==> flow/design.v <==
`timescale 1 ns / 1 ns
module LLR_Loader
          (clk,
           reset,
           enb,
           dataIn,
           startIn,
           endIn,
           validIn,
           NSub1,
           startOutput,
           configValid,
           rxBuffer_0,
           rxBuffer_1,
           rxBuffer_2,
           rxBuffer_3,
           rxBuffer_4,
           rxBuffer_5,
           rxBuffer_6,
           rxBuffer_7,
           rxBuffer_8,
           rxBuffer_9,
           rxBuffer_10,
           rxBuffer_11,
           rxBuffer_12,
           rxBuffer_13,
           rxBuffer_14,
           rxBuffer_15,
           rxSel,
           chnlBlock,
           chnlLowerWrEn,
           chnlUpperWrEn,
           nextFrame);
  input   clk;
  input   reset;
  input   enb;
  input   signed [7:0] dataIn;   
  input   startIn;
  input   endIn;
  input   validIn;
  input   [9:0] NSub1;   
  input   startOutput;
  input   configValid;
  output  signed [7:0] rxBuffer_0;   
  output  signed [7:0] rxBuffer_1;   
  output  signed [7:0] rxBuffer_2;   
  output  signed [7:0] rxBuffer_3;   
  output  signed [7:0] rxBuffer_4;   
  output  signed [7:0] rxBuffer_5;   
  output  signed [7:0] rxBuffer_6;   
  output  signed [7:0] rxBuffer_7;   
  output  signed [7:0] rxBuffer_8;   
  output  signed [7:0] rxBuffer_9;   
  output  signed [7:0] rxBuffer_10;   
  output  signed [7:0] rxBuffer_11;   
  output  signed [7:0] rxBuffer_12;   
  output  signed [7:0] rxBuffer_13;   
  output  signed [7:0] rxBuffer_14;   
  output  signed [7:0] rxBuffer_15;   
  output  rxSel;
  output  [4:0] chnlBlock;   
  output  chnlLowerWrEn;
  output  chnlUpperWrEn;
  output  nextFrame;
  reg  channelLoader_reg_rxSel;
  reg signed [7:0] channelLoader_reg_rxFrame [0:15];   
  reg [3:0] channelLoader_reg_frameIdx;   
  reg [4:0] channelLoader_reg_wrBlkAddr;   
  reg  channelLoader_reg_wrEnLower;
  reg  channelLoader_reg_wrEnUpper;
  reg  channelLoader_reg_nextFrame;
  reg  channelLoader_reg_upper;
  reg  channelLoader_reg_endIn;
  reg  channelLoader_reg_started;
  reg [10:0] channelLoader_reg_sampleCounter;   
  reg  channelLoader_reg_rxSel_next;
  reg signed [7:0] channelLoader_reg_rxFrame_next [0:15];   
  reg [3:0] channelLoader_reg_frameIdx_next;   
  reg [4:0] channelLoader_reg_wrBlkAddr_next;   
  reg  channelLoader_reg_wrEnLower_next;
  reg  channelLoader_reg_wrEnUpper_next;
  reg  channelLoader_reg_nextFrame_next;
  reg  channelLoader_reg_upper_next;
  reg  channelLoader_reg_endIn_next;
  reg  channelLoader_reg_started_next;
  reg [10:0] channelLoader_reg_sampleCounter_next;   
  reg signed [7:0] rxBuffer [0:15];   
  reg  rxSel_1;
  reg [4:0] chnlBlock_1;   
  reg  chnlLowerWrEn_1;
  reg  chnlUpperWrEn_1;
  reg  nextFrame_1;
  reg signed [7:0] channelLoader_next_rxFrame [0:15];   
  reg  channelLoader_t_0_0;
  reg [10:0] channelLoader_sub_temp;   
  reg [4:0] channelLoader_add_temp;   
  reg [10:0] channelLoader_sub_temp_0;   
  reg [5:0] channelLoader_t_1;   
  reg [9:0] channelLoader_t_2_0;   
  reg [5:0] channelLoader_t_3;   
  reg [10:0] channelLoader_t_4;   
  reg [4:0] channelLoader_t_5;   
  reg [10:0] channelLoader_t_6;   
  always @(posedge clk or posedge reset)
    begin : channelLoader_1_process
      if (reset == 1'b1) begin
        channelLoader_reg_rxSel <= 1'b0;
        channelLoader_reg_rxFrame[0] <= 8'sb00000000;
        channelLoader_reg_rxFrame[1] <= 8'sb00000000;
        channelLoader_reg_rxFrame[2] <= 8'sb00000000;
        channelLoader_reg_rxFrame[3] <= 8'sb00000000;
        channelLoader_reg_rxFrame[4] <= 8'sb00000000;
        channelLoader_reg_rxFrame[5] <= 8'sb00000000;
        channelLoader_reg_rxFrame[6] <= 8'sb00000000;
        channelLoader_reg_rxFrame[7] <= 8'sb00000000;
        channelLoader_reg_rxFrame[8] <= 8'sb00000000;
        channelLoader_reg_rxFrame[9] <= 8'sb00000000;
        channelLoader_reg_rxFrame[10] <= 8'sb00000000;
        channelLoader_reg_rxFrame[11] <= 8'sb00000000;
        channelLoader_reg_rxFrame[12] <= 8'sb00000000;
        channelLoader_reg_rxFrame[13] <= 8'sb00000000;
        channelLoader_reg_rxFrame[14] <= 8'sb00000000;
        channelLoader_reg_rxFrame[15] <= 8'sb00000000;
        channelLoader_reg_frameIdx <= 4'b0000;
        channelLoader_reg_wrBlkAddr <= 5'b00000;
        channelLoader_reg_wrEnLower <= 1'b0;
        channelLoader_reg_wrEnUpper <= 1'b0;
        channelLoader_reg_nextFrame <= 1'b1;
        channelLoader_reg_upper <= 1'b0;
        channelLoader_reg_endIn <= 1'b0;
        channelLoader_reg_started <= 1'b0;
        channelLoader_reg_sampleCounter <= 11'b00000000000;
      end
      else begin
        if (enb) begin
          channelLoader_reg_rxSel <= channelLoader_reg_rxSel_next;
          channelLoader_reg_rxFrame[0] <= channelLoader_reg_rxFrame_next[0];
          channelLoader_reg_rxFrame[1] <= channelLoader_reg_rxFrame_next[1];
          channelLoader_reg_rxFrame[2] <= channelLoader_reg_rxFrame_next[2];
          channelLoader_reg_rxFrame[3] <= channelLoader_reg_rxFrame_next[3];
          channelLoader_reg_rxFrame[4] <= channelLoader_reg_rxFrame_next[4];
          channelLoader_reg_rxFrame[5] <= channelLoader_reg_rxFrame_next[5];
          channelLoader_reg_rxFrame[6] <= channelLoader_reg_rxFrame_next[6];
          channelLoader_reg_rxFrame[7] <= channelLoader_reg_rxFrame_next[7];
          channelLoader_reg_rxFrame[8] <= channelLoader_reg_rxFrame_next[8];
          channelLoader_reg_rxFrame[9] <= channelLoader_reg_rxFrame_next[9];
          channelLoader_reg_rxFrame[10] <= channelLoader_reg_rxFrame_next[10];
          channelLoader_reg_rxFrame[11] <= channelLoader_reg_rxFrame_next[11];
          channelLoader_reg_rxFrame[12] <= channelLoader_reg_rxFrame_next[12];
          channelLoader_reg_rxFrame[13] <= channelLoader_reg_rxFrame_next[13];
          channelLoader_reg_rxFrame[14] <= channelLoader_reg_rxFrame_next[14];
          channelLoader_reg_rxFrame[15] <= channelLoader_reg_rxFrame_next[15];
          channelLoader_reg_frameIdx <= channelLoader_reg_frameIdx_next;
          channelLoader_reg_wrBlkAddr <= channelLoader_reg_wrBlkAddr_next;
          channelLoader_reg_wrEnLower <= channelLoader_reg_wrEnLower_next;
          channelLoader_reg_wrEnUpper <= channelLoader_reg_wrEnUpper_next;
          channelLoader_reg_nextFrame <= channelLoader_reg_nextFrame_next;
          channelLoader_reg_upper <= channelLoader_reg_upper_next;
          channelLoader_reg_endIn <= channelLoader_reg_endIn_next;
          channelLoader_reg_started <= channelLoader_reg_started_next;
          channelLoader_reg_sampleCounter <= channelLoader_reg_sampleCounter_next;
        end
      end
    end
  always @* begin
    channelLoader_t_0_0 = 1'b0;
    channelLoader_add_temp = 5'b00000;
    channelLoader_sub_temp_0 = 11'b00000000000;
    channelLoader_t_2_0 = 10'b0000000000;
    channelLoader_t_1 = 6'b000000;
    channelLoader_t_3 = 6'b000000;
    channelLoader_t_5 = 5'b00000;
    channelLoader_t_6 = 11'b00000000000;
    channelLoader_reg_rxFrame_next[0] = channelLoader_reg_rxFrame[0];
    channelLoader_reg_rxFrame_next[1] = channelLoader_reg_rxFrame[1];
    channelLoader_reg_rxFrame_next[2] = channelLoader_reg_rxFrame[2];
    channelLoader_reg_rxFrame_next[3] = channelLoader_reg_rxFrame[3];
    channelLoader_reg_rxFrame_next[4] = channelLoader_reg_rxFrame[4];
    channelLoader_reg_rxFrame_next[5] = channelLoader_reg_rxFrame[5];
    channelLoader_reg_rxFrame_next[6] = channelLoader_reg_rxFrame[6];
    channelLoader_reg_rxFrame_next[7] = channelLoader_reg_rxFrame[7];
    channelLoader_reg_rxFrame_next[8] = channelLoader_reg_rxFrame[8];
    channelLoader_reg_rxFrame_next[9] = channelLoader_reg_rxFrame[9];
    channelLoader_reg_rxFrame_next[10] = channelLoader_reg_rxFrame[10];
    channelLoader_reg_rxFrame_next[11] = channelLoader_reg_rxFrame[11];
    channelLoader_reg_rxFrame_next[12] = channelLoader_reg_rxFrame[12];
    channelLoader_reg_rxFrame_next[13] = channelLoader_reg_rxFrame[13];
    channelLoader_reg_rxFrame_next[14] = channelLoader_reg_rxFrame[14];
    channelLoader_reg_rxFrame_next[15] = channelLoader_reg_rxFrame[15];
    channelLoader_t_4 = {1'b0, NSub1};
    channelLoader_sub_temp = channelLoader_t_4 - 11'b00000000001;
    if ((channelLoader_reg_nextFrame || startOutput) || (((endIn && validIn) && channelLoader_reg_started) && ((channelLoader_reg_sampleCounter != channelLoader_sub_temp) ||  ! configValid))) begin
      channelLoader_t_0_0 = startIn && validIn;
      nextFrame_1 =  ! channelLoader_t_0_0;
    end
    else begin
      nextFrame_1 = 1'b0;
    end
    channelLoader_reg_rxSel_next = channelLoader_reg_rxSel;
    channelLoader_next_rxFrame[0] = channelLoader_reg_rxFrame[0];
    channelLoader_next_rxFrame[1] = channelLoader_reg_rxFrame[1];
    channelLoader_next_rxFrame[2] = channelLoader_reg_rxFrame[2];
    channelLoader_next_rxFrame[3] = channelLoader_reg_rxFrame[3];
    channelLoader_next_rxFrame[4] = channelLoader_reg_rxFrame[4];
    channelLoader_next_rxFrame[5] = channelLoader_reg_rxFrame[5];
    channelLoader_next_rxFrame[6] = channelLoader_reg_rxFrame[6];
    channelLoader_next_rxFrame[7] = channelLoader_reg_rxFrame[7];
    channelLoader_next_rxFrame[8] = channelLoader_reg_rxFrame[8];
    channelLoader_next_rxFrame[9] = channelLoader_reg_rxFrame[9];
    channelLoader_next_rxFrame[10] = channelLoader_reg_rxFrame[10];
    channelLoader_next_rxFrame[11] = channelLoader_reg_rxFrame[11];
    channelLoader_next_rxFrame[12] = channelLoader_reg_rxFrame[12];
    channelLoader_next_rxFrame[13] = channelLoader_reg_rxFrame[13];
    channelLoader_next_rxFrame[14] = channelLoader_reg_rxFrame[14];
    channelLoader_next_rxFrame[15] = channelLoader_reg_rxFrame[15];
    channelLoader_reg_frameIdx_next = channelLoader_reg_frameIdx;
    channelLoader_reg_wrBlkAddr_next = channelLoader_reg_wrBlkAddr;
    channelLoader_reg_nextFrame_next = channelLoader_reg_nextFrame;
    channelLoader_reg_upper_next = channelLoader_reg_upper;
    channelLoader_reg_started_next = channelLoader_reg_started;
    channelLoader_reg_sampleCounter_next = channelLoader_reg_sampleCounter;
    channelLoader_reg_endIn_next = (endIn && validIn) && ( ! startIn);
    if (startIn && validIn) begin
      channelLoader_reg_rxSel_next = 1'b0;
      channelLoader_next_rxFrame[0] = dataIn;
      channelLoader_reg_frameIdx_next = 4'b0001;
      channelLoader_reg_wrBlkAddr_next = 5'b00000;
      channelLoader_reg_wrEnLower_next = 1'b0;
      channelLoader_reg_wrEnUpper_next = 1'b0;
      channelLoader_reg_nextFrame_next = 1'b0;
      channelLoader_reg_upper_next = 1'b0;
      channelLoader_reg_started_next = 1'b1;
      channelLoader_reg_sampleCounter_next = 11'b00000000000;
    end
    else if (channelLoader_reg_endIn && channelLoader_reg_started) begin
      if ( ! channelLoader_reg_nextFrame) begin
        channelLoader_reg_rxSel_next = 1'b1;
      end
      channelLoader_reg_wrBlkAddr_next = 5'b00000;
      channelLoader_reg_wrEnLower_next = 1'b0;
      channelLoader_reg_wrEnUpper_next = 1'b0;
      channelLoader_reg_started_next = 1'b0;
    end
    else if (validIn) begin
      channelLoader_t_5 = {1'b0, channelLoader_reg_frameIdx};
      channelLoader_add_temp = channelLoader_t_5 + 5'b00001;
      channelLoader_next_rxFrame[$signed({1'b0, channelLoader_add_temp}) - 32'sd1] = dataIn;
      if (channelLoader_reg_frameIdx == 4'b1111) begin
        channelLoader_reg_frameIdx_next = 4'b0000;
        channelLoader_reg_wrEnLower_next =  ! channelLoader_reg_upper;
        channelLoader_reg_wrEnUpper_next = channelLoader_reg_upper;
      end
      else begin
        channelLoader_reg_wrEnLower_next = 1'b0;
        channelLoader_reg_wrEnUpper_next = 1'b0;
        channelLoader_reg_frameIdx_next = channelLoader_reg_frameIdx + 4'b0001;
      end
      channelLoader_reg_sampleCounter_next = channelLoader_reg_sampleCounter + 11'b00000000001;
      channelLoader_t_6 = {1'b0, NSub1};
      channelLoader_sub_temp_0 = channelLoader_t_6 - 11'b00000000001;
      if ((endIn && channelLoader_reg_started) && ((channelLoader_reg_sampleCounter != channelLoader_sub_temp_0) ||  ! configValid)) begin
        channelLoader_reg_nextFrame_next = 1'b1;
      end
    end
    else begin
      if (startOutput) begin
        channelLoader_reg_rxSel_next = 1'b0;
        channelLoader_reg_nextFrame_next = 1'b1;
      end
      channelLoader_reg_wrEnLower_next = 1'b0;
      channelLoader_reg_wrEnUpper_next = 1'b0;
    end
    if (channelLoader_reg_wrEnLower || channelLoader_reg_wrEnUpper) begin
      channelLoader_t_1 = {1'b0, channelLoader_reg_wrBlkAddr};
      channelLoader_t_2_0 = NSub1 >> 32'd5;
      channelLoader_t_3 = channelLoader_t_2_0[5:0];
      if (channelLoader_t_1 == channelLoader_t_3) begin
        channelLoader_reg_wrBlkAddr_next = 5'b00000;
        channelLoader_reg_upper_next =  ! channelLoader_reg_upper;
      end
      else begin
        channelLoader_reg_wrBlkAddr_next = channelLoader_reg_wrBlkAddr + 5'b00001;
      end
    end
    channelLoader_reg_rxFrame_next[0] = channelLoader_next_rxFrame[0];
    channelLoader_reg_rxFrame_next[1] = channelLoader_next_rxFrame[1];
    channelLoader_reg_rxFrame_next[2] = channelLoader_next_rxFrame[2];
    channelLoader_reg_rxFrame_next[3] = channelLoader_next_rxFrame[3];
    channelLoader_reg_rxFrame_next[4] = channelLoader_next_rxFrame[4];
    channelLoader_reg_rxFrame_next[5] = channelLoader_next_rxFrame[5];
    channelLoader_reg_rxFrame_next[6] = channelLoader_next_rxFrame[6];
    channelLoader_reg_rxFrame_next[7] = channelLoader_next_rxFrame[7];
    channelLoader_reg_rxFrame_next[8] = channelLoader_next_rxFrame[8];
    channelLoader_reg_rxFrame_next[9] = channelLoader_next_rxFrame[9];
    channelLoader_reg_rxFrame_next[10] = channelLoader_next_rxFrame[10];
    channelLoader_reg_rxFrame_next[11] = channelLoader_next_rxFrame[11];
    channelLoader_reg_rxFrame_next[12] = channelLoader_next_rxFrame[12];
    channelLoader_reg_rxFrame_next[13] = channelLoader_next_rxFrame[13];
    channelLoader_reg_rxFrame_next[14] = channelLoader_next_rxFrame[14];
    channelLoader_reg_rxFrame_next[15] = channelLoader_next_rxFrame[15];
    rxBuffer[0] = channelLoader_reg_rxFrame[0];
    rxBuffer[1] = channelLoader_reg_rxFrame[1];
    rxBuffer[2] = channelLoader_reg_rxFrame[2];
    rxBuffer[3] = channelLoader_reg_rxFrame[3];
    rxBuffer[4] = channelLoader_reg_rxFrame[4];
    rxBuffer[5] = channelLoader_reg_rxFrame[5];
    rxBuffer[6] = channelLoader_reg_rxFrame[6];
    rxBuffer[7] = channelLoader_reg_rxFrame[7];
    rxBuffer[8] = channelLoader_reg_rxFrame[8];
    rxBuffer[9] = channelLoader_reg_rxFrame[9];
    rxBuffer[10] = channelLoader_reg_rxFrame[10];
    rxBuffer[11] = channelLoader_reg_rxFrame[11];
    rxBuffer[12] = channelLoader_reg_rxFrame[12];
    rxBuffer[13] = channelLoader_reg_rxFrame[13];
    rxBuffer[14] = channelLoader_reg_rxFrame[14];
    rxBuffer[15] = channelLoader_reg_rxFrame[15];
    rxSel_1 = channelLoader_reg_rxSel;
    chnlBlock_1 = channelLoader_reg_wrBlkAddr;
    chnlLowerWrEn_1 = channelLoader_reg_wrEnLower;
    chnlUpperWrEn_1 = channelLoader_reg_wrEnUpper;
  end
  assign rxBuffer_0 = rxBuffer[0];
  assign rxBuffer_1 = rxBuffer[1];
  assign rxBuffer_2 = rxBuffer[2];
  assign rxBuffer_3 = rxBuffer[3];
  assign rxBuffer_4 = rxBuffer[4];
  assign rxBuffer_5 = rxBuffer[5];
  assign rxBuffer_6 = rxBuffer[6];
  assign rxBuffer_7 = rxBuffer[7];
  assign rxBuffer_8 = rxBuffer[8];
  assign rxBuffer_9 = rxBuffer[9];
  assign rxBuffer_10 = rxBuffer[10];
  assign rxBuffer_11 = rxBuffer[11];
  assign rxBuffer_12 = rxBuffer[12];
  assign rxBuffer_13 = rxBuffer[13];
  assign rxBuffer_14 = rxBuffer[14];
  assign rxBuffer_15 = rxBuffer[15];
  assign rxSel = rxSel_1;
  assign chnlBlock = chnlBlock_1;
  assign chnlLowerWrEn = chnlLowerWrEn_1;
  assign chnlUpperWrEn = chnlUpperWrEn_1;
  assign nextFrame = nextFrame_1;
endmodule   
# From RTL to reports: LLR_Loader
# What the tools print for LLR_Loader, step after step.
# Line numbers count from 1 in the design file above.
# Operators: Yosys type, input widths -> output width; for muxes data width and select width s.
# Library cell names are shortened.
# A cell with - has no value.
# setup
design,LLR_Loader
clock,clk
library,sky130hd
lib_corner,tt_025C_1v80

# After elaboration
# Source: Yosys, flattened and elaborated. Widths are those after wreduce. Registers that Yosys merges into a memory's read port (data or address) are not register bits. Print and check cells do not count.
# classes
n_addsub,6
muxes,54
n_eq,23
logic,17
n_reduce_logical,59
# ops
cell,n
$reduce_or 15->1,16
$mux 8,19
$reduce_and 5->1,15
$eq 4x4->1 const B,9
$mux 11,3
$mux 1,24
$mux 5,4
$not 1->1,17
$eq 4x3->1 const B,4
$mux 4,4
$reduce_and 4->1,3
$sub 10x1->11 const B,1
$add 11x1->11 const B,1
$ne 11x11->1,1
$reduce_bool 3->1,3
$logic_and 1x1->1,8
$add 4x1->4 const B,2
$eq 4x2->1 const B,2
$ne 3x1->1 const B,2
$add 5x1->5 const B,1
$eq 5x5->1,1
$logic_or 1x1->1,4
$logic_not 1->1,4
$reduce_and 2->1,2
$reduce_bool 2->1,2
$sub 4x1->4 const B,1
$eq 4x1->1 const B,1
$logic_not 4->1,1
# Other operator kinds: 4; their cells: 4.
# bits
regBits,155
output_inout_bits,137
in_bits,26
elab_cells,185

# Longest topological paths
# Longest topological path by Yosys (ltp), each cell counted once; first at word level (registers and memories cut), then after technology mapping (sequential cells cut; the memories' decode and read muxes count).
# logic_depth
word_depth,8
ABC_AREA,0
mapped_depth,8
ltp_nobuf,8

# Mapped cells and area
# The flow's flattened synthesis, as Yosys stat reports it; memories are mapped. The netlist is that of the ABC_AREA named above (0 if unset); the other value can give another one.
# The area totals of this step are shown rounded.
# types
type,n,type_area_um2
dfrtp_1,154,3.85E+03
mux2_2,128,1.44E+03
xnor2_1,16,140.134
o21ai_0,26,130.125
nand2_1,25,93.84
nand3_1,18,90.086
ha_1,7,87.584
xor2_1,9,78.826
clkbuf_1,14,52.55
inv_1,13,48.797
nor2_1,12,45.043
nor3_1,9,45.043
a211oi_4,2,40.038
a21oi_1,7,35.034
nor3_4,2,32.531
nand2b_1,5,31.28
nand4_1,5,31.28
o31ai_1,4,30.029
# Not listed: further types 34, cells in them 62.
# synth_totals
stdcells,518
seqArea_um2,3880
mapped_area_um2,6815
n_buf,19
ff_cells,155

# Timing after synthesis
# OpenSTA on the mapped netlist: ideal clock, no wires. The path of least setup slack (recovery checks aside). Input and output delay are each 20% of the period. Register names are those of the netlist, which keeps one name where synthesis merged equal registers.
# synth_timing
path_kind,input -> output
startpoint,input NSub1[0]
endpoint,output nextFrame
setup_slack_ns,0.556
path_delay_ns,1.412
tclk_ns,3.28
path_stages,8
required_ns,2.624
t_first_pin_ns,0.656
arrival_ns,2.068
output_delay_ns,0.656
path_buffers,0
in_delay_ns,0.656
period_less_setup_slack_ns,2.724
# "path_delay_ns" = arrival - input delay + setup time.
# At an output port there is no setup time.
# "path_stages": output pins that drive a net of the path, with the launching flip-flop's if there is one; two outputs of one cell count as two.
# "period_less_setup_slack_ns" = period - worst setup slack (recovery checks aside). The figure is calculated, with input and output delays left at 20% of the set period.
# The rows between start and end are the longest chain of elaborated cells between them; the timing report does not say that the signal goes this way. Where chains are equally long, one stands for them.
# A line is the first line of the expression or statement that the cell stems from. Yosys adds cells for indexed reads and writes and turns some case tables into memories.
# synth_between
cell_sequence,inv_1 ha_1 nor4b_4 xnor2_1 nor3_2 a311oi_1 o31a_1 o31a_1
elab_chain_cells,6
cells_between,6
cone_classes,add/sub: 1; eq/ne: 1; mux: 1; reduce/logical: 3
# synth_lines
element,line_no,source
"start, declared",41,input   [9:0] NSub1;
$sub 10x1->11,191,channelLoader_sub_temp = channelLoader_t_4 - 11'b00000000001;
$ne 11x11->1,192,if ((channelLoader_reg_nextFrame || startOutput) || (((endIn && validIn) && channelLoader_reg_started) && ((ch ...
$logic_or 1x1->1,192,
$logic_and 1x1->1,192,
$logic_or 1x1->1,192,
$mux 1,192,
"end, declared",64,output  nextFrame;

# Worst path after layout
# Path of least setup slack in the final report of job 1 (OpenROAD, finished layout, wires in). Where an end is a register, its clock arrival counts in the times.
# layout_timing
path_kind,input -> output
startpoint,input NSub1[1]
endpoint,output nextFrame
path_stages,10
path_buffers,2
output_delay_ns,0.86
tclk_ns,4.32
t_first_pin_ns,0.86
in_delay_ns,0.86
setup_slack_ns,0.36
required_ns,3.46
arrival_ns,3.10
# The rows between start and end are the longest chain of elaborated cells between them; the timing report does not say that the signal goes this way. Where chains are equally long, one stands for them.
# layout_between
cell_sequence,clkdlybuf4s50_1 inv_1 ha_2 nor4b_4 xnor2_1 nor3_2 a311oi_1 o31a_1 o31a_1 dlymetal6s2s_1
elab_chain_cells,6
cells_between,6
cone_classes,add/sub: 1; eq/ne: 1; mux: 1; reduce/logical: 3
# layout_lines
element,line_no,source
"start, declared",41,input   [9:0] NSub1;
$sub 10x1->11,191,channelLoader_sub_temp = channelLoader_t_4 - 11'b00000000001;
$ne 11x11->1,192,if ((channelLoader_reg_nextFrame || startOutput) || (((endIn && validIn) && channelLoader_reg_started) && ((ch ...
$logic_or 1x1->1,192,
$logic_and 1x1->1,192,
$logic_or 1x1->1,192,
$mux 1,192,
"end, declared",64,output  nextFrame;

# Module LLR_Loader, platform sky130hd: 2 stored runs of the flow (Yosys, OpenROAD) with differing settings, in no particular order. Input and output delays are each 20% of the period that was set; the output load is 0.01 pF.
# By "achieved_period_ns" is meant the clock period of the run minus its worst setup slack. This is arithmetic on one report: input and output delays are still those of the set period (20% each).
# "design_power_w": no workload was simulated; the value follows from the tool's default switching activity.
# Measured values are rounded.
# Among the settings, -- means not set for that run.
stored run,period_ns,CAP_MARGIN,CORE_MARGIN,CORE_UTILIZATION,SLEW_MARGIN,HOLD_SLACK_MARGIN,CORE_ASPECT_RATIO,TNS_END_PERCENT,GPL_TIMING_DRIVEN,CTS_CLUSTER_SIZE,yosys_chip_area_um2,achieved_period_ns,design_power_w,timing.setup.ws_ns,finalUtil_pct,layout_stdcell_area_um2,tns_ns,design.die.area_um2
job 1,4.32,20,2,40,20,--,--,--,--,--,6815,3.959,0.006334,0.361,56.0,9315,0.000,18100
job 2,1.62,20,2,23,10,0.16,1.68,55,0,91,6815,2.687,0.01736,-1.067,36.7,10710,-40.28,31070
